==> flow/design.v <==
module GC_7_Encoder #(parameter N = 7, L = 31) (output reg [N:0] G, input logic [N-1:0] B, input logic CLK);
parameter C = 2 ** N;	 
parameter K = C - L;	 
reg F = 1'b1;		 
logic [N-1:0] M;	 
logic [N:0] VSB;	 
always_ff @(posedge CLK)
begin
	if (B == L - 1) F <= ~F;
end
always_comb
begin
	M = F ? B : (B + K);
	VSB = {F, M};
end
always_ff @(posedge CLK)
begin
	G <= VSB ^ (VSB >> 1);
end
endmodule
module GC_7_Decoder #(parameter N = 7, L = 31) (output reg [N-1:0] B, input logic [N:0] G, input logic CLK);
parameter C = 2 ** N;	 
parameter K = C - L;	 
logic [N-1:0] M;	 
logic [N:0] VSB;	 
genvar i;
generate
for (i = 0; i <= N; i++)
	always_comb
	begin
		VSB[i] = ^(G >> i);
	end
endgenerate
always_ff @(posedge CLK)
begin
	B <= VSB[N] ? VSB[N-1:0] : (VSB[N-1:0] - K);
end
endmodule
# From RTL to reports: GC_7_Decoder
# What the tools print for GC_7_Decoder, step after step.
# Lines are those of the file above, counted from 1.
# Operators: Yosys type, input widths -> output width; for muxes data width and select width s.
# Cell names lack the library's common part.
# The mark -- stands for no value.
# inputs
top_module	GC_7_Decoder
clk_port	CLK
lib	sky130hd
corner	tt_025C_1v80

# After elaboration
# Counts by Yosys on the flattened word-level netlist (proc, flatten, opt, wreduce; memories kept). Register bits leave out memories and registers merged into their read ports (data or address); mux counts leave out enables and synchronous resets folded into registers. Print and check cells are left out. Cells with the same type and inputs are merged into one.
# word_totals
reg_bits	7
# classes
mux	1
reduce_and_logical	8
n_addsub	1
# op_table
cell	count
$reduce_xor 8->1	8
$sub 7x7->7 const B	1
$mux 7	1

# Longest topological paths
# Yosys ltp: most cells in a row. Word level: on the elaborated netlist, between registers, memories and ports. Mapped: between sequential cells and ports; inverters and the memories' decode and read muxes count.
# depth
word_depth	3
abc_area	0
ltp_mapped	8

# After synthesis
# The flow's flattened synthesis, as Yosys stat reports it; memories are mapped. The netlist is that of the ABC_AREA named above (0 if unset); the other value can give another one.
# Totals and module areas in this step are rounded.
# mapped
yosys_area_um2	417
cells	33
n_buf	1
ff_cells	7
seqArea_um2	140
# by_type
cell	count
dfxtp_1	7
xnor2_1	7
mux2i_1	5
xnor3_2	2
mux2_2	2
xnor3_1	1
xnor2_2	1
ha_1	1
nor4bb_1	1
xor2_1	1
nand2b_1	1
or3_1	1
nor3_1	1
clkbuf_1	1
nor2_1	1

# Timing after synthesis
# Source: OpenSTA report_checks on the synthesized netlist (no wires, ideal clock, input and output delay 20% of the period each), path of least setup slack; recovery checks are left aside. Register names are those of the netlist, which keeps one name where synthesis merged equal registers.
# synth_timing
kind	in2reg
from	in G[6]
to	reg B[6]
arrival_ns	2.190
period_ns	2.88
required_ns	2.752
path_buffers	0
launch_ns	0.576
path_stages	7
input_delay_ns	0.576
path_delay_ns	1.742
path_slack_ns	0.562
synth_period_reached_ns	2.318
# "path_delay_ns" = arrival - input delay + setup time.
# "path_stages" counts driving pins, that of a launching flip-flop among them; a cell with two outputs on the path counts twice.
# "synth_period_reached_ns" = period - worst setup slack (recovery checks aside). The figure is calculated, with input and output delays left at 20% of the set period.
# Between the ends stands the longest chain of elaborated cells between them, by number of cells; it is not shown to be the way that was timed. Of several equally long chains one is given.
# Each line given opens the expression or statement behind the cell; cells for indexed reads and writes are added by Yosys, which also makes memories of some case tables.
# synth_between
cell_sequence	xnor3_2 > xnor2_2 > xnor2_1 > ha_1 > nor4bb_1 > mux2i_1 > mux2i_1
elab_chain_cells	3
cells_between	9
lines_between	2
classes_between	1 x add/sub; 1 x mux; 7 x reduce/logical
# synth_lines
item	line_no	rtl
start: declaration	21	module GC_7_Decoder #(parameter N = 7, L = 31) (output reg [N-1:0] B, input logic [N:0] G, input logic CLK);
$reduce_xor 8->1	31	VSB[i] = ^(G >> i);
$sub 7x7->7	36	B <= VSB[N] ? VSB[N-1:0] : (VSB[N-1:0] - K);
$mux 7	36
end: assignment	36
end: declaration	21

# Path in the finished layout
# Path of least setup slack in the final report of run A (OpenROAD, finished layout, wires in). Where an end is a register, its clock arrival counts in the times.
# layout_timing
kind	in2reg
from	in G[6]
to	reg B[6]
required_ns	1.65
path_stages	8
path_buffers	1
launch_ns	0.30
period_ns	1.51
input_delay_ns	0.30
path_slack_ns	-0.34
arrival_ns	1.99
# Between the ends stands the longest chain of elaborated cells between them, by number of cells; it is not shown to be the way that was timed. Of several equally long chains one is given.
# layout_between
cell_sequence	buf_6 > xnor3_2 > xnor2_4 > xnor3_1 > ha_4 > nor4bb_4 > mux2i_1 > mux2i_1
elab_chain_cells	3
cells_between	9
lines_between	2
classes_between	1 x add/sub; 1 x mux; 7 x reduce/logical
# layout_lines
item	line_no	rtl
start: declaration	21	module GC_7_Decoder #(parameter N = 7, L = 31) (output reg [N-1:0] B, input logic [N:0] G, input logic CLK);
$reduce_xor 8->1	31	VSB[i] = ^(G >> i);
$sub 7x7->7	36	B <= VSB[N] ? VSB[N-1:0] : (VSB[N-1:0] - K);
$mux 7	36
end: assignment	36
end: declaration	21

FLOW RESULTS
============

Measured data: module GC_7_Decoder, platform sky130hd, 2 stored runs of the flow under differing settings, order arbitrary. Input and output delays are each 20% of the period that was set; the output load is 0.01 pF.
"clock_period_reached_ns": clock period set for the run, less the worst setup slack. It is reckoned from that one timing run; input and output delays stay at 20% of the period that was set.
"worst_path_allowed_less_slack_ns" means the part of the period allowed to the worst setup path (the constraints hold back 20% at inputs and 20% at outputs) less its slack; where the path has registers, the arrival times of their clocks count too.
By "fin_power_w" is meant OpenSTA's value without simulated activity: inputs other than the clock are taken to toggle once in ten clock periods, and the tool carries that through the logic.
Results are given in rounded form.

Run A, flow files:
==> flow/run.sh <==
#!/bin/bash
# the make line also repeats the synthesis and layout settings of config.mk as NAME=value (left out here)
make -C /OpenROAD-flow-scripts/flow DESIGN_CONFIG=/design/flow/config.mk WORK_HOME=/design/flow/orfs CLKGATE_MAP_FILE= finish
==> flow/config.mk <==
export PLATFORM = sky130hd
export DESIGN_NAME = GC_7_Decoder
export DESIGN_NICKNAME = GC_7_Decoder
export VERILOG_FILES = /design/flow/design.v
export SDC_FILE = /design/flow/constraint.sdc
export NUM_CORES = 4
export LEC_CHECK = 0
export CAP_MARGIN = 0
export CELL_PAD_IN_SITES_GLOBAL_PLACEMENT = 3
export CORE_MARGIN = 6
export CORE_UTILIZATION = 29
export CTS_CLUSTER_DIAMETER = 257
export CTS_CLUSTER_SIZE = 86
export GPL_ROUTABILITY_DRIVEN = 0
export MIN_ROUTING_LAYER = met2
export PLACE_DENSITY_LB_ADDON = 0.2
export SETUP_SLACK_MARGIN = 0.11
export SLEW_MARGIN = 20
==> flow/constraint.sdc <==
create_clock -name core_clock -period 1.51 [get_ports {CLK}]
set_input_delay 0.3020 -clock core_clock [delete_from_list [all_inputs] [get_ports {CLK}]]
set_output_delay 0.3020 -clock core_clock [all_outputs]
set_load 0.01 [all_outputs]

==> results of run A, as CSV <==
result,value
total_die_area_um2,2490
fin_power_w,0.000938
clock_period_reached_ns,1.852
fin_hold_ws_ns,0.346
tns_setup_ns,-1.04
final_util_pct,64.9
post_route_stdcell_area_um2,855
synthesis_area_um2,417
worst_setup_slack_ns,-0.342
worst_path_allowed_less_slack_ns,1.55
timing.worst_path_kind,"in2reg"

Run B, flow files:
==> flow/run.sh <==
#!/bin/bash
# the make line also repeats the synthesis and layout settings of config.mk as NAME=value (left out here)
make -C /OpenROAD-flow-scripts/flow DESIGN_CONFIG=/design/flow/config.mk WORK_HOME=/design/flow/orfs CLKGATE_MAP_FILE= finish
==> flow/config.mk <==
export PLATFORM = sky130hd
export DESIGN_NAME = GC_7_Decoder
export DESIGN_NICKNAME = GC_7_Decoder
export VERILOG_FILES = /design/flow/design.v
export SDC_FILE = /design/flow/constraint.sdc
export NUM_CORES = 4
export LEC_CHECK = 0
export ABC_AREA = 0
export CAP_MARGIN = 10
export CELL_PAD_IN_SITES_GLOBAL_PLACEMENT = 0
export CORE_MARGIN = 8
export CORE_UTILIZATION = 71
export CTS_CLUSTER_SIZE = 79
export GPL_TIMING_DRIVEN = 0
export HOLD_SLACK_MARGIN = 0.01
export PLACE_DENSITY = 0.4
export SETUP_SLACK_MARGIN = 0.25
export SLEW_MARGIN = 20
export TNS_END_PERCENT = 35
==> flow/constraint.sdc <==
create_clock -name core_clock -period 1.69 [get_ports {CLK}]
set_input_delay 0.3380 -clock core_clock [delete_from_list [all_inputs] [get_ports {CLK}]]
set_output_delay 0.3380 -clock core_clock [all_outputs]
set_load 0.01 [all_outputs]

Run B: incomplete, floorplanning halted on PDN-0185
